==> flow/design.v <==
module button_sampler #(parameter SFREQ_KHZ = 1) (
    input wire mclk, input wire rst,
    input wire pSetButton, input wire pAlarmButton, input wire pTimerToggle0, input wire pTimerToggle1,
    input wire pButton0, input wire pButton1, input wire pButton2,
    output reg[6:0] sbutton
);
    reg[31:0] counter;
    always @ (posedge mclk) begin
        if(rst) begin
            counter <= 0;
            sbutton <= 0;
        end
        else if(counter >= SFREQ_KHZ) begin
            counter <= 0;
            sbutton <= { pButton0, pButton1, pButton2, pSetButton, pAlarmButton, pTimerToggle0, pTimerToggle1 };
        end
        else counter <= counter + 1;
    end
endmodule
module button_controller #(parameter MFREQ_KHZ = 1) (
    input wire mclk, input wire rst,
    input wire pSetButton, input wire pAlarmButton, input wire pTimerToggle0, input wire pTimerToggle1, 
    input wire pButton0, input wire pButton1, input wire pButton2,
    output reg[1:0] clk_mode, output reg[1:0] timer_mode, output reg[5:0] vButton
);
    wire sButton0;
    wire sButton1;
    wire sButton2;
    wire sSetButton;
    wire sAlarmButton;
    wire sTimerToggle0;
    wire sTimerToggle1;
    reg lsButton0;
    reg lsButton1;
    reg lsButton2;
    reg lsSetButton;
    reg lsAlarmButton;
    reg lsTimerToggle0;
    reg lsTimerToggle1;
    button_sampler #(MFREQ_KHZ*5) bsampler( 
        .mclk(mclk), .rst(rst), 
        .pSetButton(pSetButton), .pAlarmButton(pAlarmButton), 
        .pButton0(pButton0), .pButton1(pButton1), .pButton2(pButton2),
        .pTimerToggle0(pTimerToggle0), .pTimerToggle1(pTimerToggle1), 
        .sbutton({ sButton0, sButton1, sButton2, sSetButton, sAlarmButton, sTimerToggle0, sTimerToggle1 })
    );
    always @ (posedge mclk) begin
        if(sButton0 && !lsButton0) begin
            lsButton0 <= 1;
            if(clk_mode == 0 && timer_mode == 0) vButton[3] <= ~vButton[3];
            vButton[0] <= 1;
        end
        else if(!sButton0 && lsButton0) begin
            lsButton0 <= 0;
            vButton[0] <= 0;
        end
        else vButton[0] <= 0;
        if(sButton1 && !lsButton1) begin
            lsButton1 <= 1;
            if(clk_mode == 0 && timer_mode == 0) vButton[4] <= ~vButton[4];
            vButton[1] <= 1;
        end
        else if(!sButton1 && lsButton1) begin
            lsButton1 <= 0;
            vButton[1] <= 0;
        end
        else vButton[1] <= 0;
        if(sButton2 && !lsButton2) begin
            lsButton2 <= 1;
            if(clk_mode == 0 && timer_mode == 0) vButton[5] <= ~vButton[5];
            vButton[2] <= 1;
        end
        else if(!sButton2 && lsButton2) begin
            lsButton2 <= 0;
            vButton[2] <= 0;
        end
        else vButton[2] <= 0;
        if(sTimerToggle0 && !lsTimerToggle0) begin
            lsTimerToggle0 <= 1;
            if(timer_mode == 0 && clk_mode == 0) timer_mode <= 1;
            if(timer_mode == 1 && clk_mode == 0) timer_mode <= 0;
        end
        else if(!sTimerToggle0 && lsTimerToggle0) begin
            lsTimerToggle0 <= 0;
        end
        if(sTimerToggle1 && !lsTimerToggle1) begin
            lsTimerToggle1 <= 1;
            if(timer_mode == 0 && clk_mode == 0) timer_mode <= 2;
            if(timer_mode == 2 && clk_mode == 0) timer_mode <= 0;
        end
        else if(!sTimerToggle1 && lsTimerToggle1) begin
            lsTimerToggle1 <= 0;
        end
        if(sSetButton && !lsSetButton) begin
            lsSetButton <= 1;
            if(clk_mode == 0 && timer_mode == 0) clk_mode <= 1;
            else if(clk_mode == 1 && timer_mode == 0) clk_mode <= 3;
            else if(clk_mode == 3 && timer_mode == 0) clk_mode <= 0;
        end
        else if(!sSetButton && lsSetButton) begin
            lsSetButton <= 0;
        end
        if(sAlarmButton && !lsAlarmButton) begin
            lsAlarmButton <= 1;
            if(clk_mode == 0 && timer_mode == 0) clk_mode <= 2;
            if(clk_mode == 2 && timer_mode == 0) clk_mode <= 0;
        end
        else if(!sAlarmButton && lsAlarmButton) begin
            lsAlarmButton <= 0;
        end
    end
endmodule
# Reports on button_controller
# What the tools print for button_controller, step after step.
# Line numbers count from 1 in the design file above.
setup:
  top_module: "button_controller"
  clk_port: "mclk"
  lib: "sky130hd"
  lib_corner: "tt_025C_1v80"

# Word-level counts
# Source: Yosys, flattened and elaborated, memories not mapped. Widths are those after wreduce. Registers that Yosys merges into a memory's read port (data or address) are not register bits. Print and check cells do not count. Equal cells are merged and count once.
word_totals:
  ff_bits: 56
  inputBits: 9
  out_inout_bits: 10
  elab_cells: 81
classes:
  equal: 5
  mux: 16
  n_reduce_logical: 40
  n_addsub: 1
  cmp: 1
  bitwise: 3
ops:
  columns: ["op", "n"]
  rows:
  - ["32-bit by 1-bit adder with 32-bit output (second input constant)", 1]
  - ["32-bit by 3-bit greater-or-equal comparator with 1-bit output (second input constant)", 1]
  - ["2-bit two-way mux", 13]
  - ["1-bit logical AND", 20]
  - ["1-bit zero test", 14]
  - ["2-bit equality test (second input constant)", 3]
  - ["2-bit AND reduction", 3]
  - ["2-bit by 1-bit equality test with 1-bit output (second input constant)", 2]
  - ["2-bit zero test", 2]
  - ["1-bit NOT", 3]
  - ["1-bit two-way mux", 3]
  - ["2-bit OR reduction", 1]

# Depth
# Longest topological path by Yosys (ltp), each cell counted once; first at word level (registers and memories cut), then after technology mapping (sequential cells cut; the memories' decode and read muxes count).
depth:
  word_depth: 9
  ABC_AREA: 0
  depth_mapped: 7

# Mapped cells and area
# The flow's flattened synthesis, as Yosys stat reports it; memories are mapped. The netlist is that of the ABC_AREA named above (0 if unset); the other value can give another one.
# Totals and module areas in this step are rounded.
types:
  columns: ["type", "n", "area_total_um2"]
  rows:
  - ["sky130_fd_sc_hd__dfxtp_1", 53, 1.06E+03]
  - ["sky130_fd_sc_hd__edfxtp_1", 3, 90.086]
  - ["sky130_fd_sc_hd__nand2b_1", 14, 87.584]
  - ["sky130_fd_sc_hd__mux2i_1", 7, 70.067]
  - ["sky130_fd_sc_hd__nor4_2", 4, 50.048]
  - ["sky130_fd_sc_hd__ha_1", 3, 37.536]
  - ["sky130_fd_sc_hd__nor3b_2", 3, 37.536]
  - ["sky130_fd_sc_hd__clkbuf_1", 8, 30.029]
  - ["sky130_fd_sc_hd__inv_1", 7, 26.275]
  - ["sky130_fd_sc_hd__a21oi_1", 4, 20.019]
  - ["sky130_fd_sc_hd__and3_1", 3, 18.768]
  - ["sky130_fd_sc_hd__nor2_1", 5, 18.768]
  - ["sky130_fd_sc_hd__nor2b_1", 3, 18.768]
  - ["sky130_fd_sc_hd__xnor2_1", 2, 17.517]
  - ["sky130_fd_sc_hd__xor2_1", 2, 17.517]
  - ["sky130_fd_sc_hd__and4bb_2", 1, 12.512]
  - ["sky130_fd_sc_hd__nand4_1", 2, 12.512]
  - ["sky130_fd_sc_hd__nor4_1", 2, 12.512]
# Not listed: further types 10, cells in them 11.
synth_totals:
  ff_cells: 56
  synth_area_mm2: 0.001727
  seq_area_mm2: 0.001151
  buf_cells: 9
  cell_count: 137
# By module: a second synthesis without flattening, with its own total; a netlist apart from the flattened one above.
unflattened:
  cells_unflattened: 139
  hier_area_mm2: 0.001748
# Rows give one instance, submodules left out.
by_module:
  columns: ["module", "instances", "cells", "mod_seq_area_mm2", "area_mm2"]
  rows:
  - ["button_sampler #(SFREQ_KHZ=5)", 1, 88, 0.0007807, 0.001177]
  - ["button_controller", 1, 51, 0.0003704, 0.0005705]

# Path before layout
# OpenSTA on the mapped netlist: ideal clock, no wires. The path of least setup slack (recovery checks aside). Input and output delay are each 20% of the period. Register names are those of the netlist, which keeps one name where synthesis merged equal registers.
synth_timing:
  path_type: "reg-to-reg"
  start: "register bsampler.counter[0]"
  end: "register bsampler.counter[2]"
  path_slack_ns: 0.124
  delay_ns: 1.296
  t_first_pin_ns: 0.000
  driving_pins: 7
  arrival_ns: 1.167
  n_path_buf: 1
  setup_time_ns: 0.129
  clock_period_ns: 1.42
  period_less_setup_slack_ns: 1.296
# "delay_ns" = arrival - input delay + setup time.
# "driving_pins": output pins that drive a net of the path, with the launching flip-flop's if there is one; two outputs of one cell count as two.
# "period_less_setup_slack_ns" = period - worst setup slack (recovery checks aside). The figure is calculated, with input and output delays left at 20% of the set period.
# Between the ends stands the longest chain of elaborated cells between them, by number of cells; it is not shown to be the way that was timed. Of several equally long chains one is given.
# A line is the first line of the expression or statement that the cell stems from. Yosys adds cells for indexed reads and writes and turns some case tables into memories.
# A register here has more assigning lines than the two given.
synth_via:
  path_cell_list: "sky130_fd_sc_hd__dfxtp_1 -> sky130_fd_sc_hd__inv_1 -> sky130_fd_sc_hd__ha_1 -> sky130_fd_sc_hd__a21boi_0 -> sky130_fd_sc_hd__nor3_2 -> sky130_fd_sc_hd__buf_6 -> sky130_fd_sc_hd__nor3b_2"
  elab_chain_cells: 2
  cone_cells: 3
  lines_between: 2
  classes_between: "add/sub: 1; compare: 1; reduce/logical: 1"
synth_rtl:
  columns: ["element", "line_no", "rtl"]
  rows:
  - ["start, declared", 7, "reg[31:0] counter;"]
  - ["start, assigned", 10, "counter <= 0;"]
  - ["start, assigned", 17, "else counter <= counter + 1;"]
  - ["32-bit by 3-bit greater-or-equal comparator with 1-bit output", 13, "else if(counter >= SFREQ_KHZ) begin"]
  - ["2-bit OR reduction", null, null]
  - ["end, assigned", 14, "counter <= 0;"]
  - ["end, assigned", 17, null]
  - ["end, declared", 7, null]

# Path in the finished layout
# From the final timing report of run 1: the path of least setup slack in the routed layout; clock arrival at registers is part of the times.
layout_timing:
  path_type: "reg-to-reg"
  start: "register bsampler.counter[0]"
  end: "register bsampler.counter[1]"
  clock_period_ns: 1.35
  arrival_ns: 1.56
  driving_pins: 7
  setup_time_ns: 0.10
  path_slack_ns: -0.02
  n_path_buf: 1
  t_first_pin_ns: 0.30
# Between the ends stands the longest chain of elaborated cells between them, by number of cells; it is not shown to be the way that was timed. Of several equally long chains one is given.
# A register here has more assigning lines than the two given.
layout_via:
  path_cell_list: "sky130_fd_sc_hd__dfxtp_4 -> sky130_fd_sc_hd__inv_1 -> sky130_fd_sc_hd__ha_1 -> sky130_fd_sc_hd__a21boi_1 -> sky130_fd_sc_hd__nor3_2 -> sky130_fd_sc_hd__buf_4 -> sky130_fd_sc_hd__and3b_2"
  elab_chain_cells: 2
  cone_cells: 3
  lines_between: 2
  classes_between: "add/sub: 1; compare: 1; reduce/logical: 1"
layout_rtl:
  columns: ["element", "line_no", "rtl"]
  rows:
  - ["start, declared", 7, "reg[31:0] counter;"]
  - ["start, assigned", 10, "counter <= 0;"]
  - ["start, assigned", 17, "else counter <= counter + 1;"]
  - ["32-bit by 3-bit greater-or-equal comparator with 1-bit output", 13, "else if(counter >= SFREQ_KHZ) begin"]
  - ["2-bit OR reduction", null, null]
  - ["end, assigned", 14, "counter <= 0;"]
  - ["end, assigned", 17, null]
  - ["end, declared", 7, null]

Data sheet: physical implementation of button_controller

Design button_controller on sky130hd. What follows are 2 stored runs of the flow, each under its own settings; their order means nothing. The constraints put input and output delay at 20% of the set period each and load the outputs with 0.01 pF.
"clock_period_reached_ns": clock period set for the run, less the worst setup slack. It is reckoned from that one timing run; input and output delays stay at 20% of the period that was set.
"final_power_mw" is the tool's figure for a default switching activity; nothing was simulated.
Values from the reports are rounded here.

--- run 1 ---
==> flow/run.sh <==
#!/bin/bash
# the make line also repeats the synthesis and layout settings of config.mk as NAME=value (left out here)
make -C /OpenROAD-flow-scripts/flow DESIGN_CONFIG=/design/flow/config.mk WORK_HOME=/design/flow/orfs CLKGATE_MAP_FILE= finish
==> flow/config.mk <==
export PLATFORM = sky130hd
export DESIGN_NAME = button_controller
export DESIGN_NICKNAME = button_controller
export VERILOG_FILES = /design/flow/design.v
export SDC_FILE = /design/flow/constraint.sdc
export NUM_CORES = 4
export LEC_CHECK = 0
export CAP_MARGIN = 20
export CORE_MARGIN = 2
export CORE_UTILIZATION = 40
export SETUP_SLACK_MARGIN = 0.11
export SLEW_MARGIN = 20
==> flow/constraint.sdc <==
create_clock -name core_clock -period 1.35 [get_ports {mclk}]
set_input_delay 0.2700 -clock core_clock [delete_from_list [all_inputs] [get_ports {mclk}]]
set_output_delay 0.2700 -clock core_clock [all_outputs]
set_load 0.01 [all_outputs]

==> results, as YAML <==
results:
  fin_hold_ws_ns: 0.369
  finalUtil_frac: 0.56
  tns_setup_ns: -0.016
  total_die_area_mm2: 0.004858
  synthArea_mm2: 0.001727
  worstSetupSlack_ns: -0.016
  final_stdcell_area_mm2: 0.002288
  clock_period_reached_ns: 1.366
  final_power_mw: 3.564

--- run 2 ---
==> flow/run.sh <==
#!/bin/bash
# the make line also repeats the synthesis and layout settings of config.mk as NAME=value (left out here)
make -C /OpenROAD-flow-scripts/flow DESIGN_CONFIG=/design/flow/config.mk WORK_HOME=/design/flow/orfs CLKGATE_MAP_FILE= finish
==> flow/config.mk <==
export PLATFORM = sky130hd
export DESIGN_NAME = button_controller
export DESIGN_NICKNAME = button_controller
export VERILOG_FILES = /design/flow/design.v
export SDC_FILE = /design/flow/constraint.sdc
export NUM_CORES = 4
export LEC_CHECK = 0
export CAP_MARGIN = 20
export CELL_PAD_IN_SITES_GLOBAL_PLACEMENT = 0
export CORE_ASPECT_RATIO = 0.72
export CORE_MARGIN = 2
export CORE_UTILIZATION = 54
export GPL_ROUTABILITY_DRIVEN = 0
export GPL_TIMING_DRIVEN = 1
export PLACE_DENSITY_LB_ADDON = 0.14
export SLEW_MARGIN = 20
export TNS_END_PERCENT = 95
==> flow/constraint.sdc <==
create_clock -name core_clock -period 1.62 [get_ports {mclk}]
set_input_delay 0.3240 -clock core_clock [delete_from_list [all_inputs] [get_ports {mclk}]]
set_output_delay 0.3240 -clock core_clock [all_outputs]
set_load 0.01 [all_outputs]

==> results, as YAML <==
results:
  fin_hold_ws_ns: 0.371
  finalUtil_frac: 0.705
  tns_setup_ns: 0.000
  total_die_area_mm2: 0.003672
  synthArea_mm2: 0.001727
  worstSetupSlack_ns: 0.068
  final_stdcell_area_mm2: 0.002161
  clock_period_reached_ns: 1.552
  final_power_mw: 2.842
